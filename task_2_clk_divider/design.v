==> flow/design.v <==
`timescale 1ns / 1ps
module clk_divider #(parameter N= 4)  
		(
		output 	reg		clkout ,                      
		input 	wire	[N-1 : 0] divmd,				         
		input 	wire	n_reset, 
		input 	wire	enable, 
		input 	wire	clk
		);
reg     [N-1 : 0]	cnt = 0 ;	
reg flag = 0;
initial begin
         clkout <= 1'b 0;
end
	always @ (posedge clk or negedge n_reset)   
		begin	
			if(n_reset == 1'b 0)   
					clkout <= 1'b 0;
			else if(enable == 1'b 1) 
			           case (flag)
                                      0:   case( cnt )
                                              divmd-1  : begin   cnt = 0; clkout <= 1'b 1 ; flag = 1;  end  
                                              default  : cnt = cnt + 1;          
                                           endcase 
                                      1:   case( cnt )
                                              divmd-1  : begin   cnt = 0; clkout <= 1'b 0 ; flag = 0;  end  
                                              default  : cnt = cnt + 1;          
                                           endcase
                      endcase
		end
endmodule
-- Step by step through the tools: clk_divider
Tool output for the design above, in the order of the flow.
Line numbers count from 1 in the design file above.
Cell names lack the library's common part.
The mark -- stands for no value.
- top: clk_divider
- clock: clk
- library: sky130hd
- timing corner: tt_025C_1v80

-- Word-level counts
Counts by Yosys on the flattened word-level netlist (proc, flatten, opt, wreduce; memories kept). Register bits leave out memories and registers merged into their read ports (data or address). Print and check cells are left out. Cells with the same type and inputs are merged into one.
- bits in registers at 6
- noted cells after elaboration: 17
- add/sub/neg operators at 2
- eq/ne operators: 3
- noted multiplexer cells: 6
- bitwise operators: 1
- reduce/logical cells: 2
- operator list (cell ; count):
    4-bit by 32-bit == test with 1-bit output ; 1
    4-bit by 1-bit subtractor with 5-bit output (second input constant) ; 1
    4-bit by 1-bit adder with 4-bit output (second input constant) ; 1
    1-bit case mux with 2-bit select ; 2
    1-bit two-way mux ; 4
    3-bit AND reduction ; 1
    2-bit by 1-bit inequality test with 1-bit output (second input constant) ; 1
    2-bit inequality test (second input constant) ; 1
    2-bit AND reduction ; 1
    1-bit NOT ; 1

-- Longest topological paths
Depth = most cells in a row (Yosys ltp): at word level without a register or memory, in the mapped netlist without a sequential cell, where the memories' decode and read muxes count.
- noted word-level depth: 4
- ABC_AREA at 1
- depth in mapped cells at 12

-- After synthesis
The flow's flattened synthesis, as Yosys stat reports it; memories are mapped. The netlist is that of the ABC_AREA named above (0 if unset); the other value can give another one.
- cell count at 56
- noted cell area after synthesis: 460.4 sq um
- mapped flip-flops at 6
- buffers at 0
- cell types (cell type ; count ; area in all (sq um)):
    edfxtp_1 ; 5 ; 150.144
    ha_1 ; 4 ; 50.048
    nand2_1 ; 12 ; 45.043
    inv_1 ; 9 ; 33.782
    a21oi_1 ; 5 ; 25.024
    dfrtp_1 ; 1 ; 25.024
    nand3_1 ; 4 ; 20.019
    nand2_2 ; 3 ; 18.768
    nand3_4 ; 1 ; 17.517
    xnor2_1 ; 2 ; 17.517
    xor2_1 ; 2 ; 17.517
    nor2_1 ; 4 ; 15.014
    nor2_4 ; 1 ; 11.261
    inv_2 ; 2 ; 7.507
    a31oi_1 ; 1 ; 6.256

-- Worst setup path after synthesis
OpenSTA on the mapped netlist: ideal clock, no wires. The path of least setup slack (recovery checks aside). Input and output delay are each 20% of the period. Register names are those of the netlist, which keeps one name where synthesis merged equal registers.
- path type: input port to flip-flop
- start point: in divmd[1]
- end point: reg clkout
- period at 2.11 ns
- arrival time at 1.711 ns
- noted data required time: 2.028 ns
- noted path slack: 0.317 ns
- path delay: 1.371 ns
- stages: 12
- buffers on the path at 0
- period reached after synthesis at 1.793 ns
"path delay" = arrival - input delay + setup time.
"stages" counts driving pins, that of a launching flip-flop among them; a cell with two outputs on the path counts twice.
"period reached after synthesis" is the clock period less the worst setup slack; recovery checks do not enter. This is arithmetic on one report: input and output delays are still those of the set period (20% each).
Between the ends stands the longest chain of elaborated cells between them, by number of cells; it is not shown to be the way that was timed. Of several equally long chains one is given.
Each line given opens the expression or statement behind the cell; cells for indexed reads and writes are added by Yosys, which also makes memories of some case tables.
A register here has more assigning lines than the two given.
- path through: inv_1 ha_1 nand2_1 inv_1 nor2_1 nand3_1 nor2_4 nand2_1 ha_1 nor2_1 a21oi_1 a31oi_1
- length of the longest elaborated chain: 4
- ends and longest elaborated chain, post-synthesis (element ; line ; RTL):
    from (decl) ; 5 ; input wire [N-1 : 0] divmd,
    4-bit by 1-bit subtractor with 5-bit output ; 26 ; divmd-1  : begin   cnt = 0; clkout <= 1'b 0 ; flag = 0;  end
    4-bit by 32-bit == test with 1-bit output ; 25 ; 1:   case( cnt )
    1-bit two-way mux ; 25 ;
    1-bit case mux with 2-bit select ; 20 ; case (flag)
    to (assign) ; 18 ; clkout <= 1'b 0;
    to (assign) ; 22 ; divmd-1  : begin   cnt = 0; clkout <= 1'b 1 ; flag = 1;  end
    to (decl) ; 4 ; output reg clkout ,

Hand-over note for clk_divider

Stored flow runs of clk_divider (2 of them; Yosys, OpenROAD, sky130hd). They differ in their settings and are not a sequence. Constraints: input delay and output delay 20% of the set period each, output load 0.01 pF.

Run 1

==> flow/run.sh <==
#!/bin/bash
# the make line also repeats the synthesis and layout settings of config.mk as NAME=value (left out here)
make -C /OpenROAD-flow-scripts/flow DESIGN_CONFIG=/design/flow/config.mk WORK_HOME=/design/flow/orfs CLKGATE_MAP_FILE= finish
==> flow/config.mk <==
export PLATFORM = sky130hd
export DESIGN_NAME = clk_divider
export DESIGN_NICKNAME = clk_divider
export VERILOG_FILES = /design/flow/design.v
export SDC_FILE = /design/flow/constraint.sdc
export NUM_CORES = 4
export LEC_CHECK = 0
export ABC_AREA = 1
export CAP_MARGIN = 20
export CELL_PAD_IN_SITES_DETAIL_PLACEMENT = 2
export CORE_MARGIN = 8
export CORE_UTILIZATION = 51
export CTS_CLUSTER_SIZE = 57
export GPL_ROUTABILITY_DRIVEN = 1
export MAX_ROUTING_LAYER = met4
export MIN_ROUTING_LAYER = met1
export PLACE_DENSITY = 0.61
export SETUP_SLACK_MARGIN = -0.18
export SLEW_MARGIN = 5
export TNS_END_PERCENT = 95
==> flow/constraint.sdc <==
create_clock -name core_clock -period 2.23 [get_ports {clk}]
set_input_delay 0.4460 -clock core_clock [delete_from_list [all_inputs] [get_ports {clk}]]
set_output_delay 0.4460 -clock core_clock [all_outputs]
set_load 0.01 [all_outputs]

Run 1: stopped before the end: floorplanning reported PDN-0185.

Run 2

==> flow/run.sh <==
#!/bin/bash
# the make line also repeats the synthesis and layout settings of config.mk as NAME=value (left out here)
make -C /OpenROAD-flow-scripts/flow DESIGN_CONFIG=/design/flow/config.mk WORK_HOME=/design/flow/orfs CLKGATE_MAP_FILE= finish
==> flow/config.mk <==
export PLATFORM = sky130hd
export DESIGN_NAME = clk_divider
export DESIGN_NICKNAME = clk_divider
export VERILOG_FILES = /design/flow/design.v
export SDC_FILE = /design/flow/constraint.sdc
export NUM_CORES = 4
export LEC_CHECK = 0
export ABC_AREA = 0
export CAP_MARGIN = 40
export CORE_MARGIN = 3
export CORE_UTILIZATION = 47
export GPL_TIMING_DRIVEN = 0
export MAX_ROUTING_LAYER = met5
export SETUP_SLACK_MARGIN = 0.56
export SLEW_MARGIN = 20
==> flow/constraint.sdc <==
create_clock -name core_clock -period 3.25 [get_ports {clk}]
set_input_delay 0.6500 -clock core_clock [delete_from_list [all_inputs] [get_ports {clk}]]
set_output_delay 0.6500 -clock core_clock [all_outputs]
set_load 0.01 [all_outputs]

Run 2: stopped before the end: floorplanning reported PDN-0185.

End of note.
